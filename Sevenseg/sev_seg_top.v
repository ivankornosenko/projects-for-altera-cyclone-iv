==> flow/design.v <==
module sev_seg (
    input [3:0] digit,               
    output reg [6:0] segments        
);
    always @(*)
    case (digit)
    0: segments = 7'b1000000;  
    1: segments = 7'b1111001;  
    2: segments = 7'b0100100;  
    3: segments = 7'b0110000;  
    4: segments = 7'b0011001;  
    5: segments = 7'b0010010;  
    6: segments = 7'b0000010;  
    7: segments = 7'b1111000;  
    8: segments = 7'b0000000;  
    9: segments = 7'b0010000;  
    10: segments = 7'b0001000;  
    11: segments = 7'b0000011;  
    12: segments = 7'b1000110;  
    13: segments = 7'b0100001;  
    14: segments = 7'b0000110;  
    15: segments = 7'b0001110;  
    default segments = 7'b1111111;
    endcase
endmodule
module sev_seg_top (
    input CLOCK_50,              
    input [1:0] KEY,             
    output [6:0] HEX0,           
    output DIG4                  
);
    reg [26:0] cnt;              
    reg [3:0] digit;
    always @(posedge CLOCK_50 or negedge KEY[0])
    begin
        if (!KEY[0])             
        begin
        cnt <=0;                 
        digit <=0;               
        end
            else                 
            begin   
                if (cnt == 27'd49_999_999)  
                begin
                    cnt <= 0;                
                    digit <= digit + 1;      
                end
                    else                     
                        begin
                        cnt <= cnt + 1;      
                        end
            end
    end     
   sev_seg u_hex0 (
    .digit(digit),
    .segments(HEX0)
   );
   assign DIG4 = 1'b0;               
endmodule
== Tool chain data of sev_seg_top ==
The steps from the RTL of sev_seg_top to its reports follow in flow order.
Lines are those of the file above, counted from 1.
The mark -- stands for no value.
Inputs
  top: sev_seg_top
  clock port: CLOCK_50
  standard-cell library: sky130hd
  timing corner: tt_025C_1v80

== Elaborated design ==
Source: Yosys, flattened and elaborated, memories not mapped. Widths are those after wreduce; folded enables and synchronous resets count as part of the registers. Registers that Yosys merges into a memory's read port (data or address) are not register bits. Print and check cells do not count. Equal cells are merged and count once.
Memory sizes are those after Yosys's memory passes, which may raise the word count (mostly to a power of two), join words into wider ones and drop unused or constant bits.
Bit counts
  output and inout port bits: 8
  bits in read-only memories: 112
  cells after elaboration: 7
  register bits: 31
  input bits: 3
  memory cells: 1
Operators by class
  equal/unequal tests: 1
  muxes and demuxes: 1
  $add $sub $neg: 2
Memory list
  (name not given): words 16, bits a word 7, read ports 1, wr ports 0, line 6  | case (digit)
Operators by type and width (number)
  adder 27 x 1 -> 27 bit (second input constant): 1
  equality test 27 x 26 -> 1 bit (second input constant): 1
  two-way mux 27 bit: 1
  adder 4 x 1 -> 4 bit (second input constant): 1

== Longest topological paths ==
Yosys ltp: most cells in a row. Word level: on the elaborated netlist, between registers, memories and ports. Mapped: between sequential cells and ports; inverters and the memories' decode and read muxes count.
Logic depth
  depth after elaboration: 2
  ABC_AREA: 0
  gate-level depth with buffers: 7
  mapped depth without buffers: 6

== Synthesis result ==
The flow's flattened synthesis, as Yosys stat reports it; memories are mapped. The netlist is that of the ABC_AREA named above (0 if unset); the other value can give another one.
Synthesis totals
  cell count: 176
  flip-flop cells: 31
  synthesis area: 1734.2 sq um
Cells by type
  sky130_fd_sc_hd__dfrtp_1: number 31, area in all 775.744 sq um
  sky130_fd_sc_hd__xnor2_1: number 16, area in all 140.134 sq um
  sky130_fd_sc_hd__nor2_1: number 25, area in all 93.84 sq um
  sky130_fd_sc_hd__ha_1: number 7, area in all 87.584 sq um
  sky130_fd_sc_hd__xor2_1: number 7, area in all 61.309 sq um
  sky130_fd_sc_hd__mux2i_1: number 6, area in all 60.058 sq um
  sky130_fd_sc_hd__nand2_1: number 15, area in all 56.304 sq um
  sky130_fd_sc_hd__nand3_1: number 11, area in all 55.053 sq um
  sky130_fd_sc_hd__nand4_1: number 8, area in all 50.048 sq um
  sky130_fd_sc_hd__o21ai_0: number 6, area in all 30.029 sq um
  sky130_fd_sc_hd__and4_1: number 3, area in all 26.275 sq um
  sky130_fd_sc_hd__nor4_1: number 4, area in all 25.024 sq um
  sky130_fd_sc_hd__mux4_2: number 1, area in all 22.522 sq um
  sky130_fd_sc_hd__nand4_4: number 1, area in all 21.27 sq um
  sky130_fd_sc_hd__inv_1: number 5, area in all 18.768 sq um
  sky130_fd_sc_hd__xnor2_2: number 1, area in all 16.266 sq um
  sky130_fd_sc_hd__a21oi_1: number 3, area in all 15.014 sq um
  sky130_fd_sc_hd__buf_4: number 2, area in all 15.014 sq um
Not listed: further types 17, cells in them 24.
By module: a second synthesis without flattening, with its own total; a netlist apart from the flattened one above.
Second synthesis, totals
  cell total of the unflattened synthesis: 162
  area total of the unflattened synthesis: 1721.7 sq um
Each row is one instance without its submodules.
By module
  sev_seg_top: cells 130, instances 1, area 1446.4 sq um
  sev_seg: cells 32, instances 1, area 275.3 sq um

== Path before layout ==
OpenSTA on the mapped netlist: ideal clock, no wires. The path of least setup slack (recovery checks aside). Input and output delay are each 20% of the period. Register names are those of the netlist, which keeps one name where synthesis merged equal registers.
Timing post-synthesis
  path kind: register to output
  start: register digit[1]
  end: output HEX0[0]
  driving pins on the path: 6
  output delay: 0.514 ns
  period: 2.57 ns
  data arrival time: 1.430 ns
  slack: 0.626 ns
  delay of the path: 1.430 ns
  launch time at the first pin: 0.000 ns
  period reached after synthesis: 1.944 ns
"delay of the path" is the arrival time less input delay plus setup time.
At an output port there is no setup time.
"driving pins on the path": output pins that drive a net of the path, with the launching flip-flop's if there is one; two outputs of one cell count as two.
"period reached after synthesis" = period - worst setup slack (recovery checks aside). The figure is calculated, with input and output delays left at 20% of the set period.
The rows between start and end are the longest chain of elaborated cells between them; the timing report does not say that the signal goes this way. Where chains are equally long, one stands for them.
Each line given opens the expression or statement behind the cell; cells for indexed reads and writes are added by Yosys, which also makes memories of some case tables.
The chain passes a memory read, where the word-level depth is cut; so it can be longer than that depth.
On the way, post-synthesis
  cells stage by stage: sky130_fd_sc_hd__dfrtp_1 -> sky130_fd_sc_hd__inv_1 -> sky130_fd_sc_hd__ha_1 -> sky130_fd_sc_hd__nor2b_1 -> sky130_fd_sc_hd__or3b_2 -> sky130_fd_sc_hd__o21ai_0
  cells in the longest elaborated chain: 1
RTL lines, path post-synthesis
  start, declared: line 33  | reg [3:0] digit;
  start, assigned: line 39  | digit <=0;
  start, assigned: line 46  | digit <= digit + 1;
  memory read (16 x 7 bit): line 6  | case (digit)
  end, declared: line 29  | output [6:0] HEX0,

== Path in the finished layout ==
From the final timing report of job 1: the path of least setup slack in the routed layout; clock arrival at registers is part of the times.
Timing post-layout
  path kind: register to output
  start: register digit[0]
  end: output HEX0[3]
  slack: -0.01 ns
  output delay: 0.42 ns
  data arrival time: 1.70 ns
  driving pins on the path: 6
  period: 2.12 ns
  launch time at the first pin: 0.28 ns
The rows between start and end are the longest chain of elaborated cells between them; the timing report does not say that the signal goes this way. Where chains are equally long, one stands for them.
The chain passes a memory read, where the word-level depth is cut; so it can be longer than that depth.
On the way, post-layout
  cells stage by stage: sky130_fd_sc_hd__dfrtp_2 -> sky130_fd_sc_hd__inv_4 -> sky130_fd_sc_hd__ha_4 -> sky130_fd_sc_hd__inv_2 -> sky130_fd_sc_hd__mux4_2 -> sky130_fd_sc_hd__buf_6
  cells in the longest elaborated chain: 1
RTL lines, path post-layout
  start, declared: line 33  | reg [3:0] digit;
  start, assigned: line 39  | digit <=0;
  start, assigned: line 46  | digit <= digit + 1;
  memory read (16 x 7 bit): line 6  | case (digit)
  end, declared: line 29  | output [6:0] HEX0,

2 stored runs of sev_seg_top in the flow (synthesis by Yosys, layout by OpenROAD, sky130hd cells), in arbitrary order. Constraints: input delay and output delay 20% of the set period each, output load 0.01 pF.
"achieved clock period" is the run's clock period less its worst setup slack. It is reckoned from that one timing run; input and output delays stay at 20% of the period that was set.
"time of the worst setup path" = time allowed to the worst setup path (clock period - input delay - output delay, where it has them) - its slack; a late launch clock adds to it, a late capture clock takes from it.
"overall power": no workload was simulated; the value follows from the tool's default switching activity.

==> job 1: settings <==
{ "period_ns": 2.12, "CORE_UTILIZATION": 20, "SETUP_SLACK_MARGIN": 0.6, "PLACE_DENSITY_LB_ADDON": 0.06, "HOLD_SLACK_MARGIN": 0.22, "CELL_PAD_IN_SITES_GLOBAL_PLACEMENT": 0, "ABC_AREA": 0, "GPL_TIMING_DRIVEN": 1, "CTS_CLUSTER_DIAMETER": 57, "SLEW_MARGIN": 10, "MIN_ROUTING_LAYER": "met1", "CAP_MARGIN": 20, "CORE_MARGIN": 2 }
==> job 1: results <==
chip area in the Yosys report: 1734.2 sq um
die area: 9431.3 sq um
standard-cell area after routing: 2665.1 sq um
utilization after layout: 32.1%
lowest setup slack: -0.006 ns
total negative slack: -0.006 ns
worst hold slack in the final report: 0.474 ns
overall power: 1.095 mW
achieved clock period: 2.126 ns
time of the worst setup path: 1.70 ns
critical path type: register to output

==> job 2: settings <==
{ "period_ns": 3.08, "CORE_UTILIZATION": 66, "PLACE_DENSITY_LB_ADDON": 0.27, "CELL_PAD_IN_SITES_GLOBAL_PLACEMENT": 2, "TNS_END_PERCENT": 100, "ABC_AREA": 1, "GPL_ROUTABILITY_DRIVEN": 1, "CTS_CLUSTER_DIAMETER": 28, "SLEW_MARGIN": 15, "CAP_MARGIN": 20, "CORE_MARGIN": 2 }
==> job 2: results <==
unfinished; error FLW-0024 in placement
